==> flow/design.v <==
module adder3(num_1, num_2, sum, carryOut);
	input [2:0] num_1;
	input [2:0] num_2;
	output [3:0] sum;
	output carryOut;
	wire c1, c2;
	fulladd stage0 (.num_1(num_1[0]), .num_2(num_2[0]), .Cin(1'b0), .s(sum[0]), .Cout(c1));
	fulladd stage1 (.num_1(num_1[1]), .num_2(num_2[1]), .Cin(c1), .s(sum[1]), .Cout(c2));
	fulladd stage2	(.num_1(num_1[2]), .num_2(num_2[2]), .Cin(c2), .s(sum[2]), .Cout(carryOut));
endmodule	
module fulladd (num_1, num_2, Cin, s, Cout);
	input Cin, num_1, num_2;
	output s, Cout;
	assign s = num_1 ^ num_2 ^ Cin;
	assign Cout = (num_1 & num_2) | (num_1 & Cin) | (num_2 & Cin);
endmodule
module alu3 (num_1, Reset, Clock, leds);
	input [2:0] num_1;
	input Clock, Reset;
	output wire [1:7] leds;
	wire [2:0] A;
	wire [2:0] B;
	wire [2:0] C;
	wire carryout;
	wire [3:0] disp;
	assign disp = {carryout, C};
	clear_register reg_1 (.D(num_1), .Clock(Clock), .Resetn(Reset), .Q(A));
	adder3 adder (.num_1(A), .num_2(B), .sum(C), .carryOut(carryout));
	clear_register reg_2 (.D(C), .Clock(Clock), .Resetn(Reset), .Q(B));
	hex7seg display (.bcd(disp), .leds(leds));
endmodule
module clear_register (D, Clock, Resetn, Q);
  input [2:0] D;
  input Clock, Resetn;
  output reg [2:0] Q;
  always @(posedge Clock or negedge Resetn) begin
    if (Resetn == 0)
      Q <= 3'b000;  
    else
      Q <= D;
  end
endmodule
module hex7seg(bcd, leds);
	input [3:0] bcd;
	output reg [1:7] leds;
	always @(bcd)
		case (bcd)  
			0: leds = 7'b0000001;
			1: leds = 7'b1001111;
			2: leds = 7'b0010010;
			3: leds = 7'b0000110;
			4: leds = 7'b1001100;
			5: leds = 7'b0100100;
			6: leds = 7'b0100000;
			7: leds = 7'b0001111;
			8: leds = 7'b0000000;
			9: leds = 7'b0000100;
			10: leds = 7'b0001000;
			11: leds = 7'b1100000;
			12: leds = 7'b0110001;
			13: leds = 7'b1000010;
			14: leds = 7'b0110000;
			15: leds = 7'b0111000;
			default: leds = 7'bx;
		endcase
endmodule
== Tool chain data of alu3 ==
What the tools print for alu3, step after step.
Lines are those of the file above, counted from 1.
Operators: Yosys type, input widths -> output width; for muxes data width and select width s.
Cell names lack the library's common part.
Not given: -

* Top module: alu3
* Clock: Clock
* Cell library: sky130hd
* Corner: tt_025C_1v80

== Word-level counts ==
Yosys after proc, flatten, opt, wreduce and memory -nomap, before mapping. Enables and synchronous resets that opt folds into registers are not counted as muxes. Memory bits, and registers merged into a memory's read port (data or address), are not among the register bits. Print and check cells are not counted. Equal cells are merged and count once.
Yosys's memory passes give these memory sizes; they may raise the number of words (mostly to a power of two), join words into wider ones and drop unused or constant bits.

* Register bits: 6
* Memories kept: 1
* Output and inout port bits: 7
* Bits in read-only memories: 112
* Input bits: 5
* Cells after elaboration: 19

* Bitwise operators: 16

{| class="wikitable"
|+ Memory list
! name !! words !! bits a word !! rd ports !! write ports !! line !! text
|-
| (name not given) || 16 || 7 || 1 || 0 || 47 || <nowiki>case (bcd)</nowiki>
|}

{| class="wikitable"
|+ Operators with widths
! kind !! number
|-
| $and 1x1->1 || 7
|-
| $xor 1x1->1 || 5
|-
| $or 1x1->1 || 4
|}

== Depth ==
Longest topological path by Yosys (ltp), each cell counted once; first at word level (registers and memories cut), then after technology mapping (sequential cells cut; the memories' decode and read muxes count).

* Word-level depth: 7
* ABC_AREA: 0
* Mapped depth: 7

== Netlist ==
Source: synth_stat.txt of the flow (Yosys; design flattened, memories mapped). It holds for the ABC_AREA given above (unset counts as 0); a run with the other value may have another netlist.

{| class="wikitable"
|+ Cell types
! cell type !! number !! area in all (µm²)
|-
| dfrtp_1 || 6 || 150.144
|-
| ha_1 || 7 || 87.584
|-
| mux2i_1 || 6 || 60.058
|-
| fa_1 || 2 || 40.038
|-
| inv_1 || 8 || 30.029
|-
| mux4_2 || 1 || 22.522
|-
| buf_6 || 1 || 11.261
|-
| mux2_2 || 1 || 11.261
|-
| nand3_1 || 2 || 10.01
|-
| o21ai_0 || 2 || 10.01
|-
| o32ai_1 || 1 || 8.758
|-
| or2b_2 || 1 || 8.758
|-
| buf_4 || 1 || 7.507
|-
| nand3b_1 || 1 || 7.507
|-
| o31ai_1 || 1 || 7.507
|-
| o22ai_1 || 1 || 6.256
|}

* Mapped area: 479.2 µm²
* Cell count: 42
* Buffers: 2
* Sequential part of the area: 150.1 µm²
* Flip-flops: 6

By module: a second synthesis without flattening, with its own total; a netlist apart from the flattened one above.

* Cell total of the unflattened synthesis: 44
* Area (unflattened synthesis): 490.5 µm²

Rows give one instance, submodules left out.

{| class="wikitable"
|+ Modules
! module !! cells !! area (µm²) !! sequential area (µm²) !! instances
|-
| hex7seg || 33 || 269.0 || 0.0 || 1
|-
| clear_register || 3 || 75.1 || 75.1 || 2
|-
| fulladd || 1 || 20.0 || 0.0 || 3
|-
| adder3 || 2 || 11.3 || 0.0 || 1
|-
| alu3 || 0 || 0.0 || 0.0 || 1
|}

== Timing after synthesis ==
OpenSTA on the mapped netlist: ideal clock, no wires. The path of least setup slack (recovery checks aside). Input and output delay are each 20% of the period. Register names are those of the netlist, which keeps one name where synthesis merged equal registers.

* Path type: flip-flop to output port
* Start point: register reg_1.Q[0]
* End point: output port leds[4]
* Stages: 7
* Delay of the path: 1.988 ns
* Launch time at the first pin: 0.000 ns
* Data required time: 2.688 ns
* Arrival: 1.988 ns
* Path buffers: 1
* Clock period: 3.36 ns
* Setup slack: 0.700 ns
* External output delay: 0.672 ns
* Period reached after synthesis: 2.66 ns

"delay of the path" is the arrival time less input delay plus setup time.
At an output port there is no setup time.
"stages": output pins that drive a net of the path, with the launching flip-flop's if there is one; two outputs of one cell count as two.
"period reached after synthesis" = period - worst setup slack (recovery checks aside). The figure is calculated, with input and output delays left at 20% of the set period.
The rows between start and end are the longest chain of elaborated cells between them; the timing report does not say that the signal goes this way. Where chains are equally long, one stands for them.
Each line given opens the expression or statement behind the cell; cells for indexed reads and writes are added by Yosys, which also makes memories of some case tables.
The chain passes a memory read, where the word-level depth is cut; so it can be longer than that depth.

* Path through: dfrtp_1 -> ha_1 -> inv_1 -> fa_1 -> fa_1 -> buf_6 -> mux4_2
* Length of the longest elaborated chain: 8
* Elaborated cells on any way between the ends: 13

{| class="wikitable"
|+ Ends and longest elaborated chain, after synthesis
! item !! line !! text
|-
| from (decl) || 35 || <nowiki>output reg [2:0] Q;</nowiki>
|-
| from (assign) || 38 || <nowiki>Q <= 3'b000;</nowiki>
|-
| from (assign) || 40 || <nowiki>Q <= D;</nowiki>
|-
| $and 1x1->1 x2 || 15 || <nowiki>assign Cout = (num_1 & num_2) | (num_1 & Cin) | (num_2 & Cin);</nowiki>
|-
| $or 1x1->1 x2 || 15 ||
|-
| $and 1x1->1 || 15 ||
|-
| $or 1x1->1 x2 || 15 ||
|-
| $mem_v2 16x7 || 47 || <nowiki>case (bcd)</nowiki>
|-
| to (decl) || 20 || <nowiki>output wire [1:7] leds;</nowiki>
|}

== Worst path after layout ==
From the final timing report of flow run A: the path of least setup slack in the routed layout; clock arrival at registers is part of the times.

* Path type: flip-flop to output port
* Start point: register reg_1.Q[0]
* End point: output port leds[4]
* Data required time: 4.11 ns
* Launch time at the first pin: 0.24 ns
* Clock period: 5.14 ns
* Stages: 7
* Arrival: 2.87 ns
* Path buffers: 1
* External output delay: 1.03 ns
* Setup slack: 1.24 ns

The rows between start and end are the longest chain of elaborated cells between them; the timing report does not say that the signal goes this way. Where chains are equally long, one stands for them.
The chain passes a memory read, where the word-level depth is cut; so it can be longer than that depth.

* Path through: dfrtp_1 -> ha_1 -> inv_1 -> fa_1 -> fa_1 -> mux4_2 -> clkdlybuf4s50_1
* Length of the longest elaborated chain: 8
* Elaborated cells on any way between the ends: 13

{| class="wikitable"
|+ Ends and longest elaborated chain, post-layout
! item !! line !! text
|-
| from (decl) || 35 || <nowiki>output reg [2:0] Q;</nowiki>
|-
| from (assign) || 38 || <nowiki>Q <= 3'b000;</nowiki>
|-
| from (assign) || 40 || <nowiki>Q <= D;</nowiki>
|-
| $and 1x1->1 x2 || 15 || <nowiki>assign Cout = (num_1 & num_2) | (num_1 & Cin) | (num_2 & Cin);</nowiki>
|-
| $or 1x1->1 x2 || 15 ||
|-
| $and 1x1->1 || 15 ||
|-
| $or 1x1->1 x2 || 15 ||
|-
| $mem_v2 16x7 || 47 || <nowiki>case (bcd)</nowiki>
|-
| to (decl) || 20 || <nowiki>output wire [1:7] leds;</nowiki>
|}

==> runs of alu3 <==
Module alu3, platform sky130hd: 2 stored runs of the flow (Yosys, OpenROAD) with differing settings, in no particular order. Input and output delays are each 20% of the period that was set; the output load is 0.01 pF.
"achieved clock period" = clock period - worst setup slack. The figure is calculated, with input and output delays left at 20% of the set period.
By "worst setup path time" is meant the share of the clock period that the worst setup path is allowed (20% is reserved at inputs, 20% at outputs), minus its slack. Clock arrival times at its registers enter into it.

Flow run A
==> flow/run.sh <==
#!/bin/bash
# the make line also repeats the synthesis and layout settings of config.mk as NAME=value (left out here)
make -C /OpenROAD-flow-scripts/flow DESIGN_CONFIG=/design/flow/config.mk WORK_HOME=/design/flow/orfs CLKGATE_MAP_FILE= finish
==> flow/config.mk <==
export PLATFORM = sky130hd
export DESIGN_NAME = alu3
export DESIGN_NICKNAME = alu3
export VERILOG_FILES = /design/flow/design.v
export SDC_FILE = /design/flow/constraint.sdc
export NUM_CORES = 4
export LEC_CHECK = 0
export CAP_MARGIN = 20
export CORE_MARGIN = 2
export CORE_UTILIZATION = 40
export SLEW_MARGIN = 20
==> flow/constraint.sdc <==
create_clock -name core_clock -period 5.14 [get_ports {Clock}]
set_input_delay 1.0280 -clock core_clock [delete_from_list [all_inputs] [get_ports {Clock}]]
set_output_delay 1.0280 -clock core_clock [all_outputs]
set_load 0.01 [all_outputs]

==> results of flow run A <==
chip area after synthesis (Yosys): 479.2 µm²
die area: 1490.7 µm²
standard-cell area of the final layout: 610.6 µm²
utilization: 55.0%
worst setup slack after layout: 1.237 ns
total negative slack: 0.000 ns
worst hold slack: 0.610 ns
achieved clock period: 3.903 ns
worst setup path time: 2.87 ns
worst setup path kind: flip-flop to output port

Flow run B
==> flow/run.sh <==
#!/bin/bash
# the make line also repeats the synthesis and layout settings of config.mk as NAME=value (left out here)
make -C /OpenROAD-flow-scripts/flow DESIGN_CONFIG=/design/flow/config.mk WORK_HOME=/design/flow/orfs CLKGATE_MAP_FILE= finish
==> flow/config.mk <==
export PLATFORM = sky130hd
export DESIGN_NAME = alu3
export DESIGN_NICKNAME = alu3
export VERILOG_FILES = /design/flow/design.v
export SDC_FILE = /design/flow/constraint.sdc
export NUM_CORES = 4
export LEC_CHECK = 0
export CAP_MARGIN = 20
export CELL_PAD_IN_SITES_GLOBAL_PLACEMENT = 2
export CORE_ASPECT_RATIO = 1.03
export CORE_MARGIN = 2
export CORE_UTILIZATION = 29
export CTS_CLUSTER_DIAMETER = 136
export CTS_CLUSTER_SIZE = 29
export MAX_ROUTING_LAYER = met5
export MIN_ROUTING_LAYER = met1
export SLEW_MARGIN = 35
==> flow/constraint.sdc <==
create_clock -name core_clock -period 4.39 [get_ports {Clock}]
set_input_delay 0.8780 -clock core_clock [delete_from_list [all_inputs] [get_ports {Clock}]]
set_output_delay 0.8780 -clock core_clock [all_outputs]
set_load 0.01 [all_outputs]

==> results of flow run B <==
chip area after synthesis (Yosys): 479.2 µm²
die area: 1993.7 µm²
standard-cell area of the final layout: 613.1 µm²
utilization: 40.7%
worst setup slack after layout: 0.648 ns
total negative slack: 0.000 ns
worst hold slack: 0.591 ns
achieved clock period: 3.742 ns
worst setup path time: 2.86 ns
worst setup path kind: flip-flop to output port
